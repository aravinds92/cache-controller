==> flow/design.v <==
`timescale 1ns / 1ps
module bus_arbitrator (clk, rst, read_address_1, read_address_2, read_data_1, read_data_2, write_address_1, write_address_2, 
							  write_data_1, write_data_2, finish1, finish2, cache_write_1, cache_write_2, flag_to_1, flag_to_2, 
							  bus_busy, bus_access_1, bus_access_2, address_to_1, address_to_2);
input clk, rst;
input [7:0] read_address_1, read_address_2, write_address_1, write_address_2;
input [7:0] write_data_1, write_data_2;
input bus_access_1, bus_access_2;
input cache_write_1, cache_write_2;
output reg [7:0] read_data_1, read_data_2;
output reg finish1, finish2;
reg finish1_p, finish2_p;
output reg flag_to_1, flag_to_2;
output reg bus_busy;
output reg [7:0] address_to_1, address_to_2;
reg [3:0] state;
reg [7:0] mem_read_address, mem_write_address, mem_write_data;
reg mem_we;
reg p1,p2,p3,p4;
wire [7:0] mem_read_data;
localparam RR=0, RW=1, WR=2, WW=3, RN=4, WN=5, NR=6, NW=7, NN=8;
localparam priority_1 = 1, priority_2 = 0;
always@(posedge clk)
begin
	if(rst)
	begin
		bus_busy = 0;
		state = NN;
	end
	else
	begin
			if((bus_access_1 && bus_access_2) && (!cache_write_1 && !cache_write_2))
			begin
				bus_busy = 1;
				state = RR;
			end
			if((bus_access_1 && bus_access_2) && (!cache_write_1 && cache_write_2))
			begin
				bus_busy = 0;
				state = RW;
			end
			if((bus_access_1 && bus_access_2) && (cache_write_1 && !cache_write_2))
			begin
				bus_busy = 0;
				state = WR;
			end
			if((bus_access_1 && bus_access_2) && (cache_write_1 && cache_write_2))
			begin
				bus_busy = 1;
				state = WW;
			end
			if((bus_access_1 && !bus_access_2) && (cache_write_1))
			begin
				bus_busy = 0;
				state = WN;
			end
			if((bus_access_1 && !bus_access_2) && (!cache_write_1))
			begin
				bus_busy = 0;
				state = RN;
			end
			if((!bus_access_1 && bus_access_2) && (cache_write_2))
			begin 
				bus_busy = 0;
				state = NW;
			end
			if((!bus_access_1 && bus_access_2) && (!cache_write_2))
			begin
				bus_busy = 0;
				state = NR;
			end
			if((!bus_access_1 && !bus_access_2))
			begin
				bus_busy = 0;
				state = NN;
			end	
	end
end	
always@(posedge clk)
begin	
		if(rst)
		begin
			finish1_p = 0;
			finish2_p = 0;
			mem_read_address = 0;
			mem_write_address = 0;
			mem_write_data = 0;
			read_data_1 = 0;
			read_data_2 = 0;
			mem_we = 0;
			flag_to_1 = 0;
			flag_to_2 = 0;
		end
		case(state)
				RN : begin
						mem_read_address = read_address_1;
						read_data_1 = mem_read_data;
						finish1_p = ~finish1_p;
						mem_we = 0;
						flag_to_1 = 0;
						flag_to_2 = 0;
					  end
				NR : begin
						mem_read_address = read_address_2;
						read_data_2 = mem_read_data;
						finish2_p = ~finish2_p;
						mem_we = 0;
						flag_to_1 = 0;
						flag_to_2 = 0;
					  end	  
				WN : begin
						mem_write_address = write_address_1;
						mem_write_data = write_data_1;
						mem_we = 1;
						finish1_p = ~finish1_p;
						flag_to_1 = 0;
						flag_to_2 = 1;
						address_to_2 = write_address_1;
					  end		
				NW : begin
						mem_write_address = write_address_2;
						mem_write_data = write_data_2;
						mem_we = 1;
						finish2_p = ~finish2_p;
						flag_to_1 = 1;
						flag_to_2 = 0;
						address_to_1 = write_address_2;
					  end	
				RW : begin
						if(mem_write_address == mem_read_address)
						begin
							mem_write_address = write_address_2;
							mem_write_data = write_data_2;
							mem_we = 1;
							read_data_1 = write_data_2;
							finish1_p = ~finish1_p;
							finish2_p = ~finish2_p;
							flag_to_1 = 0;
							flag_to_2 = 0;
						end
						else
						begin
							mem_write_address = write_address_2;
							mem_write_data = write_data_2;
							mem_we = 1;
							mem_read_address = read_address_1;
							read_data_1 = mem_read_data;
							finish1_p = ~finish1_p;
							finish2_p = ~finish2_p;
							flag_to_1 = 1;
							flag_to_2 = 0;
							address_to_1 = write_address_2;
						end
					  end
				WR : begin
						if(mem_write_address == mem_read_address)
						begin
							mem_write_address = write_address_1;
							mem_write_data = write_data_1;
							mem_we = 1;
							mem_read_address = read_address_2;
							read_data_2 = mem_read_data;
							finish1_p = ~finish1_p;
							finish2_p = ~finish2_p;
							flag_to_1 = 0;
							flag_to_2 = 0;
						end
						else
						begin
							mem_write_address = write_address_1;
							mem_write_data = write_data_1;
							mem_we = 1;
							mem_read_address = read_address_2;
							read_data_2 = mem_read_data;
							finish1_p = ~finish1_p;
							finish2_p = ~finish2_p;
							flag_to_1 = 0;
							flag_to_2 = 1;
							address_to_2 = write_address_1;
						end	
					  end
				NN : begin
						flag_to_1 = 0;
						flag_to_2 = 0;
						address_to_1 = 0;
						address_to_2 = 0;
					  end
				RR : begin														 
							if(priority_1 > priority_2)
							begin
								mem_read_address = read_address_1;
								read_data_1 = mem_read_data;
								finish1_p = ~finish1_p;
								flag_to_1 = 0;
								flag_to_2 = 0;
							end
							else
							begin
								mem_read_address = read_address_2;
								read_data_2 = mem_read_data;
								finish2_p = ~finish2_p;
								flag_to_1 = 0;
								flag_to_2 = 0;
							end	
					  end
				WW : begin
								if(priority_1 > priority_2)					 
								begin
									mem_write_address = write_address_1;
									mem_write_data = write_data_1;
									mem_we = 1;
									finish1_p = ~finish1_p;
									flag_to_1 = 0;
									flag_to_2 = 1;
									address_to_2 = write_address_1;
								end
								else
								begin
									mem_write_address = write_address_2;
									mem_write_data = write_data_2;
									mem_we = 1;
									finish2_p = ~finish2_p;
									flag_to_1 = 1;
									flag_to_2 = 0;
									address_to_1 = write_address_2;
								end
						 end
				endcase
end	
always@(clk)
begin
	if(rst)
	begin
		finish1=0;
		p1<=0;
		p2<=0;
	end
	else
	begin
		p1<=finish1_p;
		p2<=p1;
		finish1 = p1 & ~p2;
	end
end
always@(clk)
begin
	if(rst)
	begin
		finish2=0;
		p3<=0;
		p4<=0;
	end
	else
	begin
		p3<=finish2_p;
		p4<=p3;
		finish2 = p3 & ~p4;
	end
end	
Main_memory256 M1(mem_read_data, clk, mem_read_address, mem_write_address, mem_write_data, mem_we, rst);
endmodule	
`timescale 1ns / 1ps
`timescale 1ns / 1ps
module Main_memory256(out_data, MM_clk, read_select, write_select, write_data, write_enable, rst, readfinish_flag, writefinish_flag, read_enable);
input MM_clk, rst;
input [7:0] write_data;
input [7:0] write_select;
input	[7:0] read_select;
input write_enable, read_enable;
output reg readfinish_flag, writefinish_flag;
output reg [7:0] out_data;
reg readfinish, writefinish, p1, p2, p3, p4;
integer i;
reg [7:0] data_memory [0: 255];		 
		always @ (posedge MM_clk)
				begin	
					if(rst)
					begin
						out_data=0;
						readfinish=0;
					end	
					else if(read_enable)
						begin
						out_data = data_memory [read_select];
						readfinish =1;
						end
					else 
						readfinish =0;
					end
		always @ (posedge MM_clk)
				begin
					if(rst)
						for (i = 0; i < 255; i = i + 1) 
						begin 
							data_memory[i] = 8'd15;
						end   
					else
					if(write_enable)
						begin
							data_memory [write_select] = write_data;
							writefinish =1;
						end
					else
						writefinish = 0;	
				 end
always@(posedge MM_clk)
begin
	if(rst)
	begin
		readfinish_flag<=0;
		p1<=0;
		p2<=0;
	end
	else if(readfinish==1)
	begin
		p1<=readfinish;
		p2<=p1;
		readfinish_flag <= p1 & ~p2;
	end
	if(p1==1 && p2==0)
	begin
		p1<=0;
		p2<=0;
	end	
end
always@(posedge MM_clk)
begin
	if(rst)
	begin
		writefinish_flag<=0;		 
		p3<=0;						 
		p4<=0;
	end
	else if(writefinish == 1)
	begin
		p3<=writefinish;			 
		p4<=p3;	
		writefinish_flag <= p3 & ~p4;
	end
	if(p3==1 && p4 ==0)
	begin
		p3<=0;
		p4<=0;
	end
end
endmodule
module multiplebus(clk, rst, write_op1, write_op2, in_address1, in_address2, in_data1, in_data2, start1, start2, out_data1, out_data2, finish_flag1, finish_flag2, read_busy, write_busy, flag_to_1, flag_to_2, address_to_1, address_to_2);  
input write_op1, write_op2, rst, clk, start1, start2;
input [7:0] in_address1, in_address2, in_data1, in_data2;
output wire [7:0] out_data1, out_data2;
output wire finish_flag1, finish_flag2;
output reg flag_to_1, flag_to_2;
output reg [7:0] address_to_1, address_to_2;
output reg read_busy, write_busy;
wire readfinish_flag, writefinish_flag;
reg [7:0] mem_read_address, mem_write_address, mem_data;
wire [7:0] mem_data_out;
reg write_enable,read_c1, read_c2, write_c1, write_c2;
reg read_enable;
reg R1, R2, W1, W2;
reg [3:0] next_state;
reg state_flag;
reg [3:0] state;
localparam RR = 0, RW = 1, WR = 2, WW = 3, RN = 4, WN = 5, NR = 6, NW = 7, NN = 8, dummy=9;
parameter priority_1 = 1, priority_2 = 0;
always@(posedge clk)
begin
	if(rst)
	begin
	state = NN;
	end
	else if((state_flag == 1) && ((finish_flag1==1)||(finish_flag2==1)))
	begin
		state = dummy;
	end
	else if(state == dummy)
	begin
		state = next_state;
	end	
	else	
	begin
		if((start1==1) && (start2==1))
		begin
			if(write_op1==1 && write_op2==1)
				state = WW;
			else if(write_op1==1 && write_op2==0)
				state = WR;
			else if(write_op1==0 && write_op2==1)
				state = RW;
			else if(write_op1==0 && write_op2==0)		
				state = RR;
		end
		else if((start1 == 1) && (start2 == 0))
		begin
			if(write_op1 == 1)
				state = WN;
			else if(write_op1 == 0)
				state = RN;
		end
		else if((start1 == 0) && (start2 == 1))
		begin
			if(write_op2 == 1)
				state = NW;
			else if(write_op2 == 0)
				state = NR;
		end
		else if((start1 == 0) && (start2 == 0))
			state = NN;
	end
end
always@(posedge clk)
begin	
		if(rst)
		begin
			mem_read_address = 0;
			mem_write_address = 0;
			mem_data = 0;
			write_enable = 0;
			read_enable = 0;
			read_busy = 0;
			write_busy = 0;
			read_c1 = 0;
			read_c2 = 0;
			write_c1 = 0;
			write_c2 = 0;
			state_flag = 0;
			next_state = NN;
			flag_to_1 = 0;
			flag_to_2 = 0;
			address_to_1 = 0;
			address_to_2 = 0;
		end
		if(flag_to_2 == 1)
			flag_to_2 = 0;
		if(flag_to_1 == 1)
			flag_to_1 = 0;
		else	
		begin	
			case(state)								
					NN : 		begin
								end
					RN :		begin
								read_busy = 1;
								mem_read_address = in_address1;
								write_enable = 0;
								read_enable =1;
								read_c1 =1;
								state_flag=0;
								end
					NR :		begin
								read_busy = 1;
								mem_read_address = in_address2;
								write_enable =0;
								read_enable =1;
								read_c2 =1;
								state_flag=0;
								end
					WN :     begin
								write_busy = 1;
								mem_write_address = in_address1;
								mem_data = in_data1;
								write_enable = 1;
								read_enable = 0;
								write_c1 =1;
								state_flag = 0;
								flag_to_2 = 1;
								address_to_2 = in_address1;
								end
					NW :     begin
								write_busy = 1;
								mem_write_address = in_address2;
								mem_data = in_data2;
								write_enable = 1;
								read_enable = 0;
								write_c2 =1;
								state_flag = 0;
								flag_to_1 = 1;
								address_to_1 = in_address2;
								end	
					RW :		begin
								read_busy = 1;
								write_busy = 1;
								mem_read_address = in_address1;
								mem_write_address = in_address2;
								mem_data = in_data2;
								write_enable = 1;
								read_enable = 1;
								read_c1 =1;
								write_c2 =1;
								flag_to_1 = 1;
								address_to_1 = in_address2;
								end
					WR :		begin
								read_busy = 1;
								write_busy = 1;
								mem_read_address = in_address2;
								mem_write_address = in_address1;
								mem_data = in_data1;
								write_enable = 1;
								read_enable = 1;
								read_c2 =1;
								write_c1 =1;
								flag_to_2 = 1;
								address_to_2 = in_address1;
								end
					RR :		begin
								state_flag=1;
								if(priority_1 > priority_2)
								begin
									read_busy = 1;
									mem_read_address = in_address1;
									write_enable = 0;
									read_enable = 1;
									read_c1 =1;
									next_state = NR;
								end
								else if(priority_2 > priority_1)
								begin
									read_busy = 1;
									mem_read_address = in_address2;
									write_enable = 0;
									read_enable = 1;
									read_c2 =1;
									next_state = RN;
								end
								end
					WW :		begin
								state_flag=1;
								if(priority_1 > priority_2)
								begin
									write_busy = 1;
									mem_write_address = in_address1;
									mem_data = in_data1;
									write_enable = 1;
									read_enable = 0;
									write_c1 =1;
									next_state = NW;
									flag_to_2 = 1;
									address_to_2 = in_address1;
								end
								else if(priority_2 > priority_1)
								begin
									write_busy = 1;
									mem_write_address = in_address2;
									mem_data = in_data2;
									write_enable = 1;
									read_enable = 0;
									write_c2 =1;
									next_state = NW;
									flag_to_1 = 1;
									address_to_1 = in_address2;
								end
								end								
			endcase	
		end
			if(readfinish_flag)
			begin
				read_enable = 0;
				read_busy = 0;
				if(read_c1)
				begin
					read_c1 = 0;
				end
				if(read_c2)
				begin
					read_c2 = 0;
				end
		   end
		  if(writefinish_flag)
			begin
				write_enable = 0;
				write_busy = 0;
				if(write_c1)
				begin
					write_c1 = 0;			
				end
				if(write_c2)
				begin
					write_c2 = 0;
				end
		   end	
end
assign finish_flag1 = rst? 0 : (read_c1 && readfinish_flag) ? 1 : (write_c1 && writefinish_flag) ? 1 : 0;
assign finish_flag2 = rst? 0 : (read_c2 && readfinish_flag) ? 1 : (write_c2 && writefinish_flag) ? 1 : 0;
assign out_data1 = rst? 0 : (read_c1 && readfinish_flag) ? mem_data_out : out_data1;
assign out_data2 = rst? 0 : (read_c2 && readfinish_flag) ? mem_data_out : out_data2;
Main_memory256 mem1(mem_data_out, clk, mem_read_address, mem_write_address, mem_data, write_enable, rst, readfinish_flag, writefinish_flag, read_enable);
endmodule 
# From RTL to reports: bus_arbitrator

Tool output for the design above, in the order of the flow.
Lines are those of the file above, counted from 1.
A cell with - has no value.

Top: bus_arbitrator
Clock: clk
Standard-cell library: sky130hd
Corner: tt_025C_1v80

# Word level

Source: Yosys, flattened and elaborated, memories not mapped. Widths are those after wreduce. Registers that Yosys merges into a memory's read port (data or address) are not register bits. Print and check cells do not count. Equal cells are merged and count once.
Memory sizes are those after Yosys's memory passes, which may raise the word count (mostly to a power of two), join words into wider ones and drop unused or constant bits.

Equality and inequality tests: 11
Multiplexer cells: 46
Reductions and logical operators: 48
Bitwise logic cells: 6

Operators by type and width:

| operator                                                               | count |
| 8-bit 2-to-1 mux                                                       | 12 |
| 8-bit case mux with 3-bit select                                       | 3 |
| 8-bit case mux with 2-bit select                                       | 3 |
| 4-bit 2-to-1 mux                                                       | 8 |
| 6-bit OR reduction                                                     | 3 |
| 1-bit 2-to-1 mux                                                       | 17 |
| 1-bit logical AND                                                      | 16 |
| 4-bit by 3-bit equality test with 1-bit output (second input constant) | 4 |
| 3-bit nonzero test                                                     | 5 |
| 2-bit OR reduction                                                     | 6 |
| 4-bit nonzero test                                                     | 3 |
| 4-bit by 2-bit equality test with 1-bit output (second input constant) | 2 |
| 8-bit equality test                                                    | 1 |
| 8-bit nonzero test                                                     | 1 |
| 7-bit nonzero test                                                     | 1 |
| 7-bit OR reduction                                                     | 1 |
| 3-bit OR reduction                                                     | 2 |
| 1-bit case mux with 3-bit select                                       | 2 |
| 5-bit OR reduction                                                     | 1 |
| 1-bit NOT                                                              | 4 |
| 1-bit zero test                                                        | 4 |
| 2-bit != test (second input constant)                                  | 2 |
| 2-bit AND reduction                                                    | 2 |
| 4-bit by 1-bit equality test with 1-bit output (second input constant) | 1 |
| 4-bit equality test (second input constant)                            | 1 |
| 4-bit zero test                                                        | 1 |
| 4-bit OR reduction                                                     | 1 |
| 1-bit bitwise AND                                                      | 2 |

Other operator kinds: 2; their cells: 2.

Output and inout port bits: 37
Register bits after elaboration: 66
Memory bits (writable): 2,048
Memories: 1

Memories:

| memory         | depth | width | line | text |
| M1.data_memory | 256   | 8     | 274  | `reg [7:0] data_memory [0: 255];` |

# Logic depth

Longest topological path by Yosys (ltp), each cell counted once; first at word level (registers and memories cut), then after technology mapping (sequential cells cut; the memories' decode and read muxes count).

Depth in word-level cells: 11
ABC_AREA: 0
Depth in mapped cells: 5

# Mapped cells and area

The flow's flattened synthesis, as Yosys stat reports it; memories are mapped. The netlist is that of the ABC_AREA named above (0 if unset); the other value can give another one.
Totals and module areas in this step are rounded.

Sequential area: 1,300 µm²
Flip-flop cells: 52
Buffers: 18
Cells in the netlist: 175
Synthesis area: 2,200 µm²

Cell types:

| cell type                 | count |
| sky130_fd_sc_hd__edfxtp_1 | 26 |
| sky130_fd_sc_hd__dfxtp_1  | 26 |
| sky130_fd_sc_hd__nor2b_1  | 17 |
| sky130_fd_sc_hd__buf_4    | 11 |
| sky130_fd_sc_hd__a221o_1  | 8 |
| sky130_fd_sc_hd__a222oi_1 | 8 |
| sky130_fd_sc_hd__a22o_1   | 8 |
| sky130_fd_sc_hd__xor2_1   | 8 |
| sky130_fd_sc_hd__and3_1   | 8 |
| sky130_fd_sc_hd__nor4_4   | 2 |
| sky130_fd_sc_hd__inv_1    | 11 |
| sky130_fd_sc_hd__nor2_1   | 9 |
| sky130_fd_sc_hd__or2_2    | 4 |
| sky130_fd_sc_hd__nand3_1  | 4 |
| sky130_fd_sc_hd__clkbuf_1 | 5 |
| sky130_fd_sc_hd__nor3_4   | 1 |
| sky130_fd_sc_hd__nor3_1   | 3 |
| sky130_fd_sc_hd__a21boi_2 | 1 |

Not listed: further types 12, cells in them 15.
The figures by module come from a second, unflattened synthesis with its own total; it is not the netlist above.

Cells (unflattened synthesis): 7,052
Area total of the unflattened synthesis: 99,000 µm²

Each row is one instance without its submodules.

By module:

| module         | cells | area (µm²) | times used |
| Main_memory256 | 6,799 | 96,000     | 1 |
| bus_arbitrator | 253   | 3,000      | 1 |

# Worst setup path after synthesis

Source: OpenSTA report_checks on the synthesized netlist (no wires, ideal clock, input and output delay 20% of the period each), path of least setup slack; recovery checks are left aside. Register names are those of the netlist, which keeps one name where synthesis merged equal registers.

Path kind: reg2reg
Start: reg mem_read_address[0]
End: reg address_to_1[0]
Delay of the path: 1,812 ps
Driving pins on the path: 6
Launch time at the first pin: 0 ps
Buffers on the path: 1
Clock period: 2,190 ps
Path slack: 377 ps
Arrival time: 1,437 ps
Synthesis period reached: 1,813 ps

"delay of the path" = arrival - input delay + setup time.
"driving pins on the path" counts driving pins, that of a launching flip-flop among them; a cell with two outputs on the path counts twice.
"synthesis period reached" is the clock period less the worst setup slack; recovery checks do not enter. This is arithmetic on one report: input and output delays are still those of the set period (20% each).
Between the ends stands the longest chain of elaborated cells between them, by number of cells; it is not shown to be the way that was timed. Of several equally long chains one is given.
A line is the first line of the expression or statement that the cell stems from. Yosys adds cells for indexed reads and writes and turns some case tables into memories.
At most two assigning lines are given for a register; there are more.
Only ways into the end's enable, where the timed path ends, are counted here.

Cells stage by stage: sky130_fd_sc_hd__dfxtp_1 sky130_fd_sc_hd__xor2_1 sky130_fd_sc_hd__nor4_4 sky130_fd_sc_hd__a21o_1 sky130_fd_sc_hd__buf_4 sky130_fd_sc_hd__a21oi_1
Cells in the longest elaborated chain: 4

Ends and longest elaborated chain, after synthesis:

| what                | line | text |
| from (decl)         | 17   | `reg [7:0] mem_read_address, mem_write_address, mem_write_data;` |
| from (assign)       | 96   | `mem_read_address = read_address_1;` |
| from (assign)       | 104  | `mem_read_address = read_address_2;` |
| 8-bit 2-to-1 mux    | 81   | `if(rst)` |
| 8-bit equality test | 130  | `if(mem_write_address == mem_read_address)` |
| 2-bit != test       | -    |  |
| 2-bit AND reduction | -    |  |
| to (assign)         | 127  | `address_to_1 = write_address_2;` |
| to (assign)         | 152  | `address_to_1 = write_address_2;` |
| to (decl)           | 15   | `output reg [7:0] address_to_1, address_to_2;` |

# Path in the finished layout

From the final timing report of entry A: the path of least setup slack in the routed layout; clock arrival at registers is part of the times.
The report prints the path's times to 10 ps; the period is as set.

Path kind: in2reg
Start: in rst
End: reg address_to_1[3]
Clock period: 2,990 ps
External input delay: 600 ps
Driving pins on the path: 4
Path slack: 1,070 ps
Launch time at the first pin: 600 ps
Buffers on the path: 2
Arrival time: 1,940 ps

Between the ends stands the longest chain of elaborated cells between them, by number of cells; it is not shown to be the way that was timed. Of several equally long chains one is given.
At most two assigning lines are given for a register; there are more.
Only ways into the end's enable, where the timed path ends, are counted here.

Cells stage by stage: sky130_fd_sc_hd__clkdlybuf4s50_1 sky130_fd_sc_hd__a21o_1 sky130_fd_sc_hd__a21oi_1 sky130_fd_sc_hd__buf_4
Cells in the longest elaborated chain: 4

Ends and longest elaborated chain, after layout:

| what                | line | text |
| from (decl)         | 5    | `input clk, rst;` |
| 8-bit 2-to-1 mux    | 81   | `if(rst)` |
| 8-bit equality test | 130  | `if(mem_write_address == mem_read_address)` |
| 2-bit != test       | -    |  |
| 2-bit AND reduction | -    |  |
| to (assign)         | 127  | `address_to_1 = write_address_2;` |
| to (assign)         | 152  | `address_to_1 = write_address_2;` |
| to (decl)           | 15   | `output reg [7:0] address_to_1, address_to_2;` |

Settings and measured results of 2 stored flow runs for module bus_arbitrator (sky130hd), not sorted in any way. The constraints put input and output delay at 20% of the set period each and load the outputs with 0.01 pF.
"period achieved" = clock period - worst setup slack. The figure is calculated, with input and output delays left at 20% of the set period.
By "critical setup path time" is meant the share of the clock period that the worst setup path is allowed (20% is reserved at inputs, 20% at outputs), minus its slack. Clock arrival times at its registers enter into it.
"power" is the tool's figure for a default switching activity; nothing was simulated.
"critical setup path time" is given in steps of 10 ps.
The measured numbers are rounded.

## Entry A

==> flow/run.sh <==
#!/bin/bash
# the make line also repeats the synthesis and layout settings of config.mk as NAME=value (left out here)
make -C /OpenROAD-flow-scripts/flow DESIGN_CONFIG=/design/flow/config.mk WORK_HOME=/design/flow/orfs CLKGATE_MAP_FILE= finish
==> flow/config.mk <==
export PLATFORM = sky130hd
export DESIGN_NAME = bus_arbitrator
export DESIGN_NICKNAME = bus_arbitrator
export VERILOG_FILES = /design/flow/design.v
export SDC_FILE = /design/flow/constraint.sdc
export NUM_CORES = 4
export LEC_CHECK = 0
export ABC_AREA = 0
export CAP_MARGIN = 20
export CELL_PAD_IN_SITES_GLOBAL_PLACEMENT = 1
export CORE_MARGIN = 2
export CORE_UTILIZATION = 27
export MAX_ROUTING_LAYER = met4
export PLACE_DENSITY = 0.81
export SETUP_SLACK_MARGIN = -0.25
export SLEW_MARGIN = 0
export TNS_END_PERCENT = 45
==> flow/constraint.sdc <==
create_clock -name core_clock -period 2.99 [get_ports {clk}]
set_input_delay 0.5980 -clock core_clock [delete_from_list [all_inputs] [get_ports {clk}]]
set_output_delay 0.5980 -clock core_clock [all_outputs]
set_load 0.01 [all_outputs]

| result of entry A | value |
|---|---|
| worst hold slack in the final report | 510 ps |
| total negative setup slack | 0 ps |
| period achieved | 1,925 ps |
| standard-cell area after layout | 3,000 µm² |
| overall die area | 8,700 µm² |
| power | 1,500 µW |
| utilization of the finished layout | 0.39 |
| area of the synthesized netlist | 2,200 µm² |
| setup slack of the critical path | 1,100 ps |
| critical setup path time | 1,330 ps |
| class of the worst setup path | in2reg |

## Entry B

==> flow/run.sh <==
#!/bin/bash
# the make line also repeats the synthesis and layout settings of config.mk as NAME=value (left out here)
make -C /OpenROAD-flow-scripts/flow DESIGN_CONFIG=/design/flow/config.mk WORK_HOME=/design/flow/orfs CLKGATE_MAP_FILE= finish
==> flow/config.mk <==
export PLATFORM = sky130hd
export DESIGN_NAME = bus_arbitrator
export DESIGN_NICKNAME = bus_arbitrator
export VERILOG_FILES = /design/flow/design.v
export SDC_FILE = /design/flow/constraint.sdc
export NUM_CORES = 4
export LEC_CHECK = 0
export ABC_AREA = 0
export CAP_MARGIN = 20
export CELL_PAD_IN_SITES_GLOBAL_PLACEMENT = 3
export CORE_MARGIN = 5
export CORE_UTILIZATION = 43
export CTS_CLUSTER_DIAMETER = 173
export GPL_TIMING_DRIVEN = 0
export MAX_ROUTING_LAYER = met5
export MIN_ROUTING_LAYER = met2
export PLACE_DENSITY_LB_ADDON = 0.04
export SETUP_SLACK_MARGIN = 0.11
export SLEW_MARGIN = 15
==> flow/constraint.sdc <==
create_clock -name core_clock -period 2.56 [get_ports {clk}]
set_input_delay 0.5120 -clock core_clock [delete_from_list [all_inputs] [get_ports {clk}]]
set_output_delay 0.5120 -clock core_clock [all_outputs]
set_load 0.01 [all_outputs]

Entry B: no final report: placement broke off with FLW-0024
